==> flow/design.v <==
`timescale 1ns / 1ps
module bit16_pwm(
    CLK,W,P,E,X
    );
input wire CLK;
input wire E;
input wire [15:0] W;
output wire P;
output wire X;
reg Temp;
reg [15:0] Qn;
reg  S;
initial begin
S <= 1'b0;
Qn <= 16'b0000000000000000;
Temp <= 1'b0;
end
assign P=S;
assign X=Temp;
always @(posedge CLK)
begin
if ((E==1)&&(Qn<65533)) begin
Qn <= Qn + 1;
end
else begin
Qn <= 0;
end
end
always @(posedge CLK)
begin
if (E==1) begin
if (Qn < W) begin
S <= 1;
Temp <=0;
end 
else if (W==16'b1111111111111111) begin
Temp <=1;
S <= 0;
end
else begin
S <=0;
end
end
else begin
S <= 0;
end
end
endmodule
==> Tool chain data of bit16_pwm <==
The steps from the RTL of bit16_pwm to its reports follow in flow order.
Line numbers count from 1 in the design file above.
Operators carry their Yosys type and port widths (W data, S select, Z words).
Cell names lack the library's common part.
{ "inputs": {"top": "bit16_pwm", "clock_port": "CLK", "library": "sky130hd", "corner": "tt_025C_1v80"} }

==> After elaboration <==
Yosys after proc, flatten, opt, wreduce and memory -nomap, before mapping. Memory bits, and registers merged into a memory's read port (data or address), are not among the register bits. Print and check cells are not counted. Equal cells are merged and count once.
{ "op_classes": {"eq_ne": 1, "n_addsub": 1, "reduce_and_logical": 3, "muxes": 2, "cmp": 2} }
{ "op_table": {"columns": ["op", "n"], "rows": [
  ["$add A16 B1 Y16 const B", 1],
  ["$lt A16 B16 Y1", 1],
  ["$lt A16 B16 Y1 const B", 1],
  ["$eq A16 B16 Y1 const B", 1],
  ["$reduce_and A2 Y1", 1],
  ["$reduce_bool A2 Y1", 1],
  ["$mux W1", 2],
  ["$logic_and A1 B1 Y1", 1]
]} }
{ "bits": {"word_cells": 12, "in_bits": 18, "register_bits": 18} }

==> Logic depth <==
Yosys ltp: most cells in a row. Word level: on the elaborated netlist, between registers, memories and ports. Mapped: between sequential cells and ports; inverters and the memories' decode and read muxes count.
{ "logic_depth": {"depth_word": 3, "ABC_AREA": 1, "depth_mapped": 11, "ltp_nobuf": 11} }

==> After synthesis <==
Yosys stat after the flow's synthesis: flattened, memories mapped to cells. It holds for the ABC_AREA given above (unset counts as 0); a run with the other value may have another netlist.
The area totals of this step are shown rounded.
{ "by_type": {"columns": ["cell", "n"], "rows": [
  ["dfxtp_1", 17],
  ["ha_1", 17],
  ["inv_1", 35],
  ["nand2_1", 29],
  ["nand4_1", 9],
  ["nor2_2", 8],
  ["nor3_1", 9],
  ["nor2_1", 10],
  ["a21oi_1", 7],
  ["a21oi_2", 4],
  ["nand3_1", 7],
  ["xor2_1", 4],
  ["edfxtp_1", 1],
  ["nand3_2", 3],
  ["o21ai_0", 4],
  ["nand2_2", 3],
  ["bufinv_8", 1],
  ["xnor2_1", 2]
]} }
Not listed: further types 12, cells in them 15.
{ "synth_totals": {"area_mm2": 0.0014, "seq_area_mm2": 0.00037, "flip_flops": 18, "mapped_cells": 185, "buffers": 1} }

==> Path before layout <==
OpenSTA on the mapped netlist: ideal clock, no wires. The path of least setup slack (recovery checks aside). Input and output delay are each 20% of the period. Register names are those of the netlist, which keeps one name where synthesis merged equal registers.
{ "synth_timing": {"kind": "input-to-reg", "startpoint": "input port W[9]", "endpoint": "register Temp", "path_stages": 9, "clock_period_ps": 3420, "path_delay_ps": 1163, "arrival_time_ps": 1555, "in_delay_ps": 684, "setup_ps": 292, "launch_ps": 684, "required_time_ps": 3128, "setup_slack_ps": 1573, "synth_period_reached_ps": 1847} }
"path_delay_ps" is the arrival time less input delay plus setup time.
"path_stages" counts driving pins, that of a launching flip-flop among them; a cell with two outputs on the path counts twice.
"synth_period_reached_ps" is the clock period less the worst setup slack; recovery checks do not enter. This is arithmetic on one report: input and output delays are still those of the set period (20% each).
Between the ends stands the longest chain of elaborated cells between them, by number of cells; it is not shown to be the way that was timed. Of several equally long chains one is given.
Each line given opens the expression or statement behind the cell; cells for indexed reads and writes are added by Yosys, which also makes memories of some case tables.
The path ends at the enable pin of a flip-flop; only ways to that pin are counted.
{ "synth_via": {"cell_sequence": "inv_1 -> ha_1 -> nand2_1 -> inv_1 -> o21ai_0 -> a21oi_1 -> nor2_1 -> nand3_1 -> nand2_1", "elab_chain_len": 3, "cells_between": 4, "cone_classes": "1 x compare; 1 x eq/ne; 2 x reduce/logical"} }
{ "synth_lines": {"columns": ["element", "line", "text"], "rows": [
  ["start: declaration", 7, "input wire [15:0] W;"],
  ["$lt A16 B16 Y1", 32, "if (Qn < W) begin"],
  ["$reduce_bool A2 Y1", null, null],
  ["$reduce_and A2 Y1", null, null],
  ["end: assignment", 34, "Temp <=0;"],
  ["end: assignment", 37, "Temp <=1;"],
  ["end: declaration", 10, "reg Temp;"]
]} }

==> Path in the finished layout <==
Path of least setup slack in the final report of flow run 1 (OpenROAD, finished layout, wires in). Where an end is a register, its clock arrival counts in the times.
The report prints the path's times to 10 ps; the period is as set.
{ "layout_timing": {"kind": "input-to-reg", "startpoint": "input port W[13]", "endpoint": "register Temp", "in_delay_ps": 420, "path_stages": 8, "setup_slack_ps": 330, "launch_ps": 420, "setup_ps": 260, "clock_period_ps": 2100, "required_time_ps": 2140, "arrival_time_ps": 1810} }
Between the ends stands the longest chain of elaborated cells between them, by number of cells; it is not shown to be the way that was timed. Of several equally long chains one is given.
The path ends at the enable pin of a flip-flop; only ways to that pin are counted.
{ "layout_via": {"cell_sequence": "clkdlybuf4s50_1 -> inv_1 -> ha_1 -> a21oi_2 -> o21ai_0 -> nor2_1 -> nand3_2 -> nand2_2", "elab_chain_len": 3, "cells_between": 4, "cone_classes": "1 x compare; 1 x eq/ne; 2 x reduce/logical"} }
{ "layout_lines": {"columns": ["element", "line", "text"], "rows": [
  ["start: declaration", 7, "input wire [15:0] W;"],
  ["$lt A16 B16 Y1", 32, "if (Qn < W) begin"],
  ["$reduce_bool A2 Y1", null, null],
  ["$reduce_and A2 Y1", null, null],
  ["end: assignment", 34, "Temp <=0;"],
  ["end: assignment", 37, "Temp <=1;"],
  ["end: declaration", 10, "reg Temp;"]
]} }

Ticket comment

Module bit16_pwm, platform sky130hd: 2 stored runs of the flow (Yosys, OpenROAD) with differing settings, in no particular order. Input and output delays are each 20% of the period that was set; the output load is 0.01 pF.
"period_reached_ps": clock period set for the run, less the worst setup slack. It is reckoned from that one timing run; input and output delays stay at 20% of the period that was set.
By "power_uw" is meant OpenSTA's value without simulated activity: inputs other than the clock are taken to toggle once in ten clock periods, and the tool carries that through the logic.
Results are given in rounded form.

Flow run 1
==> flow/run.sh <==
#!/bin/bash
# the make line also repeats the synthesis and layout settings of config.mk as NAME=value (left out here)
make -C /OpenROAD-flow-scripts/flow DESIGN_CONFIG=/design/flow/config.mk WORK_HOME=/design/flow/orfs CLKGATE_MAP_FILE= finish
==> flow/config.mk <==
export PLATFORM = sky130hd
export DESIGN_NAME = bit16_pwm
export DESIGN_NICKNAME = bit16_pwm
export VERILOG_FILES = /design/flow/design.v
export SDC_FILE = /design/flow/constraint.sdc
export NUM_CORES = 4
export LEC_CHECK = 0
export ABC_AREA = 1
export CAP_MARGIN = 20
export CORE_MARGIN = 2
export CORE_UTILIZATION = 41
export MAX_ROUTING_LAYER = met5
export PLACE_DENSITY_LB_ADDON = 0.24
export SETUP_SLACK_MARGIN = 0.28
export SLEW_MARGIN = 10
export TNS_END_PERCENT = 80
==> flow/constraint.sdc <==
create_clock -name core_clock -period 2.1 [get_ports {CLK}]
set_input_delay 0.4200 -clock core_clock [delete_from_list [all_inputs] [get_ports {CLK}]]
set_output_delay 0.4200 -clock core_clock [all_outputs]
set_load 0.01 [all_outputs]

==> results of flow run 1, as JSON <==
{
  "period_reached_ps": 1768,
  "power_uw": 690,
  "hold_ws_ps": 500,
  "synth_area_mm2": 0.0014,
  "fin_ws_ps": 330,
  "fin_tns_ps": 0,
  "cell_area_final_mm2": 0.0018,
  "final_die_area_mm2": 0.0038
}

Flow run 2
==> flow/run.sh <==
#!/bin/bash
# the make line also repeats the synthesis and layout settings of config.mk as NAME=value (left out here)
make -C /OpenROAD-flow-scripts/flow DESIGN_CONFIG=/design/flow/config.mk WORK_HOME=/design/flow/orfs CLKGATE_MAP_FILE= finish
==> flow/config.mk <==
export PLATFORM = sky130hd
export DESIGN_NAME = bit16_pwm
export DESIGN_NICKNAME = bit16_pwm
export VERILOG_FILES = /design/flow/design.v
export SDC_FILE = /design/flow/constraint.sdc
export NUM_CORES = 4
export LEC_CHECK = 0
export CAP_MARGIN = 0
export CORE_ASPECT_RATIO = 1.01
export CORE_MARGIN = 2
export CORE_UTILIZATION = 50
export CTS_CLUSTER_DIAMETER = 277
export GPL_ROUTABILITY_DRIVEN = 1
export GPL_TIMING_DRIVEN = 1
export MAX_ROUTING_LAYER = met5
export MIN_ROUTING_LAYER = met2
export PLACE_DENSITY_LB_ADDON = 0.05
export SETUP_SLACK_MARGIN = 0.2
export SLEW_MARGIN = 0
export TNS_END_PERCENT = 35
==> flow/constraint.sdc <==
create_clock -name core_clock -period 2.73 [get_ports {CLK}]
set_input_delay 0.5460 -clock core_clock [delete_from_list [all_inputs] [get_ports {CLK}]]
set_output_delay 0.5460 -clock core_clock [all_outputs]
set_load 0.01 [all_outputs]

==> results of flow run 2, as JSON <==
{
  "cell_area_final_mm2": 0.0014,
  "period_reached_ps": 2302,
  "final_die_area_mm2": 0.0028,
  "power_uw": 490,
  "synth_area_mm2": 0.0012,
  "fin_tns_ps": 0,
  "hold_ws_ps": 510,
  "fin_ws_ps": 430
}
